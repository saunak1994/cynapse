==> flow/design.v <==
`timescale 1ns/1ns
module SysControl
#(
	parameter BT_WIDTH = 36, 
	parameter DELTAT_WIDTH = 4
)
(
	input wire Clock,
	input wire Reset,
	input wire Initialize,
	input wire ExternalEnqueue, 			 
	input wire ExternalDequeue, 			 
	input wire Run,	
	input wire [(DELTAT_WIDTH-1):0] DeltaT,
	input wire IsInputQueueFull,
	input wire IsInputQueueEmpty,
	input wire [(BT_WIDTH-1):0] InputBT_Head,
	output wire InputReset,	
	output reg InputQueueEnable,
	output wire InputEnqueue,
	output wire InputDequeue,
	input wire IsAuxQueueFull,
	input wire IsAuxQueueEmpty,
	input wire [(BT_WIDTH-1):0] AuxBT_Head,
	output wire AuxReset,
	output reg AuxQueueEnable,
	output wire AuxDequeue,
	input wire IsOutQueueFull,
	input wire IsOutQueueEmpty,
	input wire [(BT_WIDTH-1):0] OutBT_Head,
	output wire OutReset,
	output reg OutQueueEnable,
	output wire OutDequeue,
	output wire InputRouteInputSelect,		 
	input wire InputRoutingComplete,
	output wire InputRouteReset,
	output wire InputRouteInitialize, 
	output wire InputRouteEnable,
	input wire InternalRoutingComplete,
	output wire InternalRouteReset,
	output wire [(BT_WIDTH-1):0] InternalCurrent_BT,
	output wire InternalRouteEnable,
	input wire MappingComplete,
	input wire UpdateComplete,
	output wire NeuronUnitReset,
	output wire NeuronUnitInitialize,
	output wire MapNeurons,
	output wire UpdateEnable,        				
	output wire InitializationComplete
);
	reg [(BT_WIDTH-1):0] Current_BT; 
	wire [(BT_WIDTH-1):0] DeltaT_Extended; 
	reg InDQ, AuxDQ, OutDQ, InREn, IntREn, UEn1, UEn2, UEn3, UEn, IRIS ; 
	assign InputReset = Reset;
	assign AuxReset = Reset;
	assign OutReset = Reset;
	assign InputRouteReset = Reset;
	assign InternalRouteReset = Reset;	
	assign NeuronUnitReset = Reset;
	assign InputRouteInitialize = Initialize; 
	assign NeuronUnitInitialize = Initialize;
	assign MapNeurons = Initialize && ~MappingComplete;
	assign DeltaT_Extended = {{BT_WIDTH-DELTAT_WIDTH{1'b0}},DeltaT};	 
	assign InputEnqueue = ExternalEnqueue;
	assign InputDequeue = InDQ && ~InREn;
	assign AuxDequeue = AuxDQ && ~InREn;
	assign OutDequeue = OutDQ;
	assign InputRouteEnable = InREn && ~InputRoutingComplete;
	assign InternalRouteEnable = IntREn && ~InternalRoutingComplete;
	assign UpdateEnable = UEn;
	assign InputRouteInputSelect = IRIS;
	assign InternalCurrent_BT = Current_BT;
	assign InitializationComplete = MappingComplete;
	always @ (posedge Clock) begin 
		if (Reset) begin 
			InputQueueEnable <= 0;
			AuxQueueEnable <= 0;
			OutQueueEnable <= 0;
			InDQ <= 0;
			AuxDQ <= 0;
			OutDQ <= 0;
			IRIS <= 0;
			InREn <= 0;
			IntREn <= 0;
			UEn <= 0;
			UEn1 <= 0;
			UEn2 <= 0;
			UEn3 <= 0;
			Current_BT <= {BT_WIDTH{1'b0}};
		end
		else if (Initialize) begin 
			InputQueueEnable <= 1;
			AuxQueueEnable <= 1;
			OutQueueEnable <= 1;
			InDQ <= 0;
			AuxDQ <= 0;
			OutDQ <= 0;
			IRIS <= 0;
			InREn <= 0;
			IntREn <= 0;
			UEn <= 0;	
			UEn1 <= 0;
			UEn2 <= 0;
			UEn3 <= 0;
			Current_BT <= {BT_WIDTH{1'b0}};
		end
		else if (Run) begin
			InputQueueEnable <= 1;
			AuxQueueEnable <= 1;
			OutQueueEnable <= 1;
			InDQ <= (InputBT_Head == Current_BT && ~InputRouteInputSelect && ~IsInputQueueEmpty && ~InREn && ~UEn && ~IntREn) ? 1'b1 : 1'b0;
			AuxDQ <= (AuxBT_Head == Current_BT && InputRouteInputSelect && ~IsAuxQueueEmpty && ~InREn && ~UEn && ~IntREn) ? 1'b1 : 1'b0;
			OutDQ <= ExternalDequeue && ~IsOutQueueEmpty;
			IRIS <=  (InputBT_Head != Current_BT || ~IsAuxQueueEmpty) ? 1'b1 : 1'b0;
			if (InputDequeue || AuxDequeue) begin 
				InREn <= 1'b1;
			end
			else;
			if (InputRoutingComplete) begin 
				InREn <= 1'b0;
			end
			else;
			if ((InputBT_Head != Current_BT) && (IsAuxQueueEmpty) && ~InREn && ~IntREn) begin
				UEn1 <= 1'b1;
				UEn2 <= UEn1;
				UEn3 <= UEn2;
				UEn <= UEn3; 
			end
			else;			
			if (UpdateComplete) begin 
				UEn <= 1'b0;
				IntREn <= 1'b1;	
			end
			else;
			if(InternalRoutingComplete) begin 
				IntREn <= 1'b0;
				Current_BT <= Current_BT + DeltaT_Extended;
			end
			else;
		end
	end
endmodule
# Step by step through the tools: SysControl
# What the tools print for SysControl, step after step.
# Line numbers count from 1 in the design file above.
# Cell names lack the library's common part.
setup:
  top: "SysControl"
  clk_port: "Clock"
  cell_library: "sky130hd"
  lib_corner: "tt_025C_1v80"

# Elaborated design
# Source: Yosys, flattened and elaborated, memories not mapped. Widths are those after wreduce. Registers that Yosys merges into a memory's read port (data or address) are not register bits. Print and check cells do not count. Equal cells are merged and count once.
bits:
  regBits: 47
  latchBits: 0
  mem_bits_rw: 0
  rom_bits: 0
  clocked_rd_ports_x_width: 0
  memories: 0
  input_bits: 128
  wordCells: 68
op_classes:
  add_sub_neg: 1
  multipliers: 0
  div_mod_pow: 0
  cmp: 0
  equal: 3
  shift: 0
  muxes: 11
  n_logic: 10
  reduce_logical: 31
op_table:
  columns: ["operator", "n"]
  rows:
  - ["36-bit equality test", 2]
  - ["36-bit != test", 1]
  - ["36-bit by 4-bit adder with 36-bit output", 1]
  - ["1-bit logical AND", 19]
  - ["1-bit two-way mux", 11]
  - ["1-bit NOT", 10]
  - ["2-bit AND reduction", 5]
  - ["2-bit nonzero test", 4]
  - ["1-bit logical OR", 2]
  - ["2-bit OR reduction", 1]

# Depth
# Longest topological path by Yosys (ltp), each cell counted once; first at word level (registers and memories cut), then after technology mapping (sequential cells cut; the memories' decode and read muxes count).
depth:
  word_depth: 7
  abc_area: 0
  depth_mapped: 8

# Mapped cells and area
# Yosys stat after the flow's synthesis: flattened, memories mapped to cells. It holds for the ABC_AREA given above (unset counts as 0); a run with the other value may have another netlist.
# The area totals of this step are shown rounded.
types:
  columns: ["cell", "n", "area_total_um2"]
  rows:
  - ["dfxtp_1", 47, 940.902]
  - ["xnor2_1", 51, 446.678]
  - ["xor2_1", 34, 297.786]
  - ["nand4_1", 19, 118.864]
  - ["a21oi_1", 21, 105.101]
  - ["buf_4", 12, 90.086]
  - ["nand2_1", 23, 86.333]
  - ["nand3_1", 15, 75.072]
  - ["nor4_1", 12, 75.072]
  - ["or3_1", 12, 75.072]
  - ["nor2_1", 18, 67.565]
  - ["o31ai_1", 9, 67.565]
  - ["clkbuf_1", 16, 60.058]
  - ["or4_1", 8, 60.058]
  - ["ha_1", 4, 50.048]
  - ["and4_1", 5, 43.792]
  - ["mux2i_1", 4, 40.038]
  - ["nor4b_1", 4, 35.034]
# Not listed: further types 38, cells in them 73.
synth_totals:
  stdcells: 387
  area_um2: 3260
  seq_area_um2: 941
  ff_cells: 47

# Worst setup path after synthesis
# Path of least setup slack by OpenSTA after synthesis, without wires, with an ideal clock, recovery checks aside; 20% of the period is set as input and as output delay. Where synthesis merged equal registers, the netlist keeps one of their names.
synth_path:
  path_type: "register -> register"
  from: "reg Current_BT[1]"
  to: "reg Current_BT[35]"
  clock_period_ps: 2120
  setup_ps: 129
  arrival_time_ps: 1952
  required_ps: 1991
  setup_slack_ps: 39
  path_delay_ps: 2081
  driving_pins: 9
  synth_period_reached_ps: 2081
# "path_delay_ps" = arrival - input delay + setup time.
# "driving_pins" counts driving pins, that of a launching flip-flop among them; a cell with two outputs on the path counts twice.
# "synth_period_reached_ps" = period - worst setup slack (recovery checks aside). The figure is calculated, with input and output delays left at 20% of the set period.
# The rows between start and end are the longest chain of elaborated cells between them; the timing report does not say that the signal goes this way. Where chains are equally long, one stands for them.
# A line is the first line of the expression or statement that the cell stems from. Yosys adds cells for indexed reads and writes and turns some case tables into memories.
# A register here has more assigning lines than the two given.
synth_via:
  cell_sequence: "dfxtp_1 ha_1 a21o_1 a21oi_1 o21ba_2 clkbuf_1 clkbuf_1 nor4_1 mux2i_1"
  elab_chain_len: 1
synth_lines:
  columns: ["element", "line", "text"]
  rows:
  - ["start: declaration", 51, "reg [(BT_WIDTH-1):0] Current_BT;"]
  - ["start: assignment", 89, "Current_BT <= {BT_WIDTH{1'b0}};"]
  - ["start: assignment", 137, "Current_BT <= Current_BT + DeltaT_Extended;"]
  - ["36-bit by 4-bit adder with 36-bit output", 137, null]
  - ["end: assignment", 105, "Current_BT <= {BT_WIDTH{1'b0}};"]
  - ["end: assignment", 137, null]
  - ["end: declaration", 51, null]

# Path in the finished layout
# From the final timing report of run 1: the path of least setup slack in the routed layout; clock arrival at registers is part of the times.
# The report prints the path's times to 10 ps; the period is as set.
layout_path:
  path_type: "input -> register"
  from: "in DeltaT[1]"
  to: "reg Current_BT[15]"
  clock_period_ps: 2390
  in_delay_ps: 480
  setup_ps: 100
  arrival_time_ps: 2740
  required_ps: 2600
  setup_slack_ps: -140
  driving_pins: 7
# The rows between start and end are the longest chain of elaborated cells between them; the timing report does not say that the signal goes this way. Where chains are equally long, one stands for them.
# A register here has more assigning lines than the two given.
layout_via:
  cell_sequence: "clkdlybuf4s50_1 ha_1 a21o_1 a21oi_1 o21ba_2 o21ai_0 a21oi_1"
  elab_chain_len: 1
layout_lines:
  columns: ["element", "line", "text"]
  rows:
  - ["start: declaration", 14, "input wire [(DELTAT_WIDTH-1):0] DeltaT,"]
  - ["36-bit by 4-bit adder with 36-bit output", 137, "Current_BT <= Current_BT + DeltaT_Extended;"]
  - ["end: assignment", 105, "Current_BT <= {BT_WIDTH{1'b0}};"]
  - ["end: assignment", 137, null]
  - ["end: declaration", 51, "reg [(BT_WIDTH-1):0] Current_BT;"]

# Design SysControl on sky130hd. What follows are 2 stored runs of the flow, each under its own settings; their order means nothing. The constraints put input and output delay at 20% of the set period each and load the outputs with 0.01 pF.
# "achievedPeriod_ps" = clock period - worst setup slack. The figure is calculated, with input and output delays left at 20% of the set period.
# "worst_path_time_ps" = time allowed to the worst setup path (clock period - input delay - output delay, where it has them) - its slack; a late launch clock adds to it, a late capture clock takes from it.
# "worst_path_time_ps" is known to 10 ps.
# Values from the reports are rounded here.
runs:
  - name: "run 1"
    settings:
      period_ns: 2.39
      CORE_UTILIZATION: 44
      SETUP_SLACK_MARGIN: -0.23
      PLACE_DENSITY_LB_ADDON: 0.3
      CORE_MARGIN: 5
      CELL_PAD_IN_SITES_GLOBAL_PLACEMENT: 1
      CELL_PAD_IN_SITES_DETAIL_PLACEMENT: 1
      GPL_TIMING_DRIVEN: 1
      GPL_ROUTABILITY_DRIVEN: 0
      CAP_MARGIN: 10
      SLEW_MARGIN: 5
      MAX_ROUTING_LAYER: "met5"
    results:
      final_hold_ws_ps: 528
      die_area_um2: 9240
      timing.setup.ws_ps: -138
      layout_utilization_pct: 70.0
      achievedPeriod_ps: 2528
      worst_path_time_ps: 2050
      critical_path_type: "input -> register"
      synth_chip_area_um2: 3260
  - name: "run 2"
    settings:
      period_ns: 2.4
      SETUP_SLACK_MARGIN: 0.19
      CAP_MARGIN: 20
      CORE_MARGIN: 2
      CORE_UTILIZATION: 40
      SLEW_MARGIN: 20
    results:
      final_hold_ws_ps: 462
      die_area_um2: 8900
      timing.setup.ws_ps: 261
      layout_utilization_pct: 65.4
      achievedPeriod_ps: 2139
      worst_path_time_ps: 1180
      critical_path_type: "input -> output"
      synth_chip_area_um2: 3260
